==> flow/design.v <==
`timescale 1ns/1ns
module ready_gen 
    ( 
        CLK,
        RESETn,
        STROBE,
        READY
    );
    parameter waits = 5;
    input CLK;
    input RESETn;
    input STROBE;
    output READY;
    reg   [11:0]    counter;
    reg   [31:0]    zero = 32'h00000000;
    reg   [31:0]    one = 32'h00000001;
    reg             local_ready;
    assign READY = (waits == 0) ? STROBE: local_ready;
    always @(posedge CLK) begin
        if (RESETn == 0) begin
            counter <= zero;
            local_ready <= 0;
        end else begin
            if (!STROBE) begin
                counter <= zero;
                local_ready <= 0;
            end else if (counter > 0) begin
                counter <= counter - one;
                if ((counter - one) == 0) local_ready <= 1;
            end else begin 
                local_ready <= 0;
                if (STROBE) begin
                    counter <= waits;
                end
            end
        end
    end
endmodule
---- Tool chain data of ready_gen ----
What the tools print for ready_gen, step after step.
Line numbers count from 1 in the design file above.
Library cell names are shortened.
A cell with n/a has no value.
design
  top ..................................... ready_gen
  clock ................................... CLK
  library ................................. sky130hd
  timing corner ........................... tt_025C_1v80

---- Word level ----
Counts by Yosys on the flattened word-level netlist (proc, flatten, opt, wreduce; memories kept). Register bits leave out memories and registers merged into their read ports (data or address). Print and check cells are left out. Cells with the same type and inputs are merged into one.
word-level totals
  flip-flop bits (word level) ............. 13
  output and inout bits ................... 1
operators by class
  add/subtract/negate cells ............... 1
  $lt $le $gt $ge ......................... 1
  muxes and demuxes ....................... 1
  reductions and logical operators ........ 3
operator list
  cell                                                             number
  zero test 32 bit                                                 1
  subtractor 12 x 1 -> 13 bit (second input constant)              1
  greater-than comparator 12 x 1 -> 1 bit (second input constant)  1
  AND reduction 3 bit                                              1
  two-way mux 3 bit                                                1
  AND reduction 2 bit                                              1

---- Logic depth ----
Longest topological path by Yosys (ltp), each cell counted once; first at word level (registers and memories cut), then after technology mapping (sequential cells cut; the memories' decode and read muxes count).
logic depth
  word-level depth ........................ 2
  ABC_AREA ................................ 0
  mapped depth ............................ 6

---- After synthesis ----
The flow's flattened synthesis, as Yosys stat reports it; memories are mapped. The netlist is that of the ABC_AREA named above (0 if unset); the other value can give another one.
cells by type
  cell type  number  area in all (um2)
  dfxtp_1    13      260.25
  nor2_1     15      56.304
  ha_1       3       37.536
  xnor2_1    4       35.034
  xor2_1     4       35.034
  nor4_2     2       25.024
  nand4_1    3       18.768
  nor4_1     3       18.768
  a21oi_1    3       15.014
  nand2_1    4       15.014
  nand3_1    3       15.014
  nor3b_2    1       12.512
  o31ai_2    1       12.512
  buf_2      2       10.01
  mux2i_1    1       10.01
  nand4b_1   1       8.758
  inv_1      2       7.507
  nor3b_1    1       7.507
Not listed: further types 8, cells in them 8.
mapped netlist
  mapped cells ............................ 74
  mapped area ............................. 648.1 um2
  sequential part of the area ............. 260.2 um2
  flip-flops .............................. 13
  buffer cells ............................ 3

---- Timing after synthesis ----
OpenSTA on the mapped netlist: ideal clock, no wires. The path of least setup slack (recovery checks aside). Input and output delay are each 20% of the period. Register names are those of the netlist, which keeps one name where synthesis merged equal registers.
timing post-synthesis
  kind .................................... flip-flop to flip-flop
  from .................................... register counter[1]
  to ...................................... register local_ready
  period .................................. 1,810 ps
  library setup time ...................... 120 ps
  data arrival time ....................... 1,437 ps
  slack ................................... 253 ps
  delay of the path ....................... 1,557 ps
  stages on the path ...................... 6
  buffers on the path ..................... 1
  period reached after synthesis .......... 1,557 ps
"delay of the path" = arrival - input delay + setup time.
"stages on the path": output pins that drive a net of the path, with the launching flip-flop's if there is one; two outputs of one cell count as two.
"period reached after synthesis" = period - worst setup slack (recovery checks aside). The figure is calculated, with input and output delays left at 20% of the set period.
Between the ends stands the longest chain of elaborated cells between them, by number of cells; it is not shown to be the way that was timed. Of several equally long chains one is given.
Each line given opens the expression or statement behind the cell; cells for indexed reads and writes are added by Yosys, which also makes memories of some case tables.
A register here has more assigning lines than the two given.
on the way, post-synthesis
  cells stage by stage .................... dfxtp_1 or4_1 buf_2 or3_1 nand4_1 o31ai_2
  cells in the longest elaborated chain ... 2
  elaborated cells between the ends (all ways) .. 4
  those cells by class .................... add/sub (1); compare (1); reduce/logical (2)
ends and longest elaborated chain, post-synthesis
  item                         RTL line  source
  from (decl)                  14        reg   [11:0]    counter;
  from (assign)                21        counter <= zero;
  from (assign)                25        counter <= zero;
  subtractor 12 x 1 -> 13 bit  29        if ((counter - one) == 0) local_ready <= 1;
  zero test 32 bit             29
  to (assign)                  29
  to (assign)                  31        local_ready <= 0;
  to (decl)                    17        reg             local_ready;

---- Worst path after layout ----
From the final timing report of entry A: the path of least setup slack in the routed layout; clock arrival at registers is part of the times.
The path's times are printed in steps of 10 ps; the period is the one set.
timing post-layout
  kind .................................... flip-flop to flip-flop
  from .................................... register counter[0]
  to ...................................... register local_ready
  period .................................. 2,150 ps
  library setup time ...................... 70 ps
  data arrival time ....................... 1,990 ps
  slack ................................... 350 ps
  stages on the path ...................... 7
  buffers on the path ..................... 0
Between the ends stands the longest chain of elaborated cells between them, by number of cells; it is not shown to be the way that was timed. Of several equally long chains one is given.
A register here has more assigning lines than the two given.
on the way, post-layout
  cells stage by stage .................... dfxtp_1 inv_1 ha_1 nor3b_1 xnor2_1 nand4_1 o31ai_2
  cells in the longest elaborated chain ... 2
  elaborated cells between the ends (all ways) .. 4
  those cells by class .................... add/sub (1); compare (1); reduce/logical (2)
ends and longest elaborated chain, post-layout
  item                         RTL line  source
  from (decl)                  14        reg   [11:0]    counter;
  from (assign)                21        counter <= zero;
  from (assign)                25        counter <= zero;
  subtractor 12 x 1 -> 13 bit  29        if ((counter - one) == 0) local_ready <= 1;
  zero test 32 bit             29
  to (assign)                  29
  to (assign)                  31        local_ready <= 0;
  to (decl)                    17        reg             local_ready;

2 stored runs of ready_gen in the flow (synthesis by Yosys, layout by OpenROAD, sky130hd cells), in arbitrary order. Constraints: input delay and output delay 20% of the set period each, output load 0.01 pF.
"achieved clock period" means the clock period less the worst setup slack. The figure is calculated, with input and output delays left at 20% of the set period.
"worst setup path time" is the time allowed to the run's worst setup path (the clock period less input and output delay, where it has them) less its slack. Clock arrival times count: a late capture clock shortens it, a late launch clock lengthens it.
"total power after layout" is the tool's figure for a default switching activity; nothing was simulated.
"worst setup path time" is given in steps of 10 ps.

---- entry A ----
settings
  period_ns = 2.15
  CORE_UTILIZATION = 43
  GPL_TIMING_DRIVEN = 0
  GPL_ROUTABILITY_DRIVEN = 1
  CTS_CLUSTER_DIAMETER = 259
  CAP_MARGIN = 30
  MIN_ROUTING_LAYER = met1
  CORE_MARGIN = 2
  SLEW_MARGIN = 20
results
  total power after layout ................ 0.001012 W
  worst setup path time ................... 1,800 ps
  worst path kind ......................... flip-flop to flip-flop
  worst hold slack in the final report .... 490 ps
  overall die area ........................ 1,834.0 um2
  final design utilization ................ 49.8 %
  synthesis area .......................... 648.1 um2
  achieved clock period ................... 1,797 ps
  setup TNS ............................... 0 ps
  worst setup slack after layout .......... 353 ps
  standard-cell area after layout ......... 724.4 um2

---- entry B ----
settings
  period_ns = 1.87
  CORE_UTILIZATION = 45
  PLACE_DENSITY = 0.63
  CELL_PAD_IN_SITES_DETAIL_PLACEMENT = 2
  GPL_TIMING_DRIVEN = 1
  CAP_MARGIN = 30
  MAX_ROUTING_LAYER = met4
  CORE_MARGIN = 2
  SLEW_MARGIN = 20
results
  total power after layout ................ 0.001357 W
  worst setup path time ................... 1,780 ps
  worst path kind ......................... flip-flop to flip-flop
  worst hold slack in the final report .... 517 ps
  overall die area ........................ 1,759.8 um2
  final design utilization ................ 57.5 %
  synthesis area .......................... 648.1 um2
  achieved clock period ................... 1,776 ps
  setup TNS ............................... 0 ps
  worst setup slack after layout .......... 94 ps
  standard-cell area after layout ......... 758.2 um2
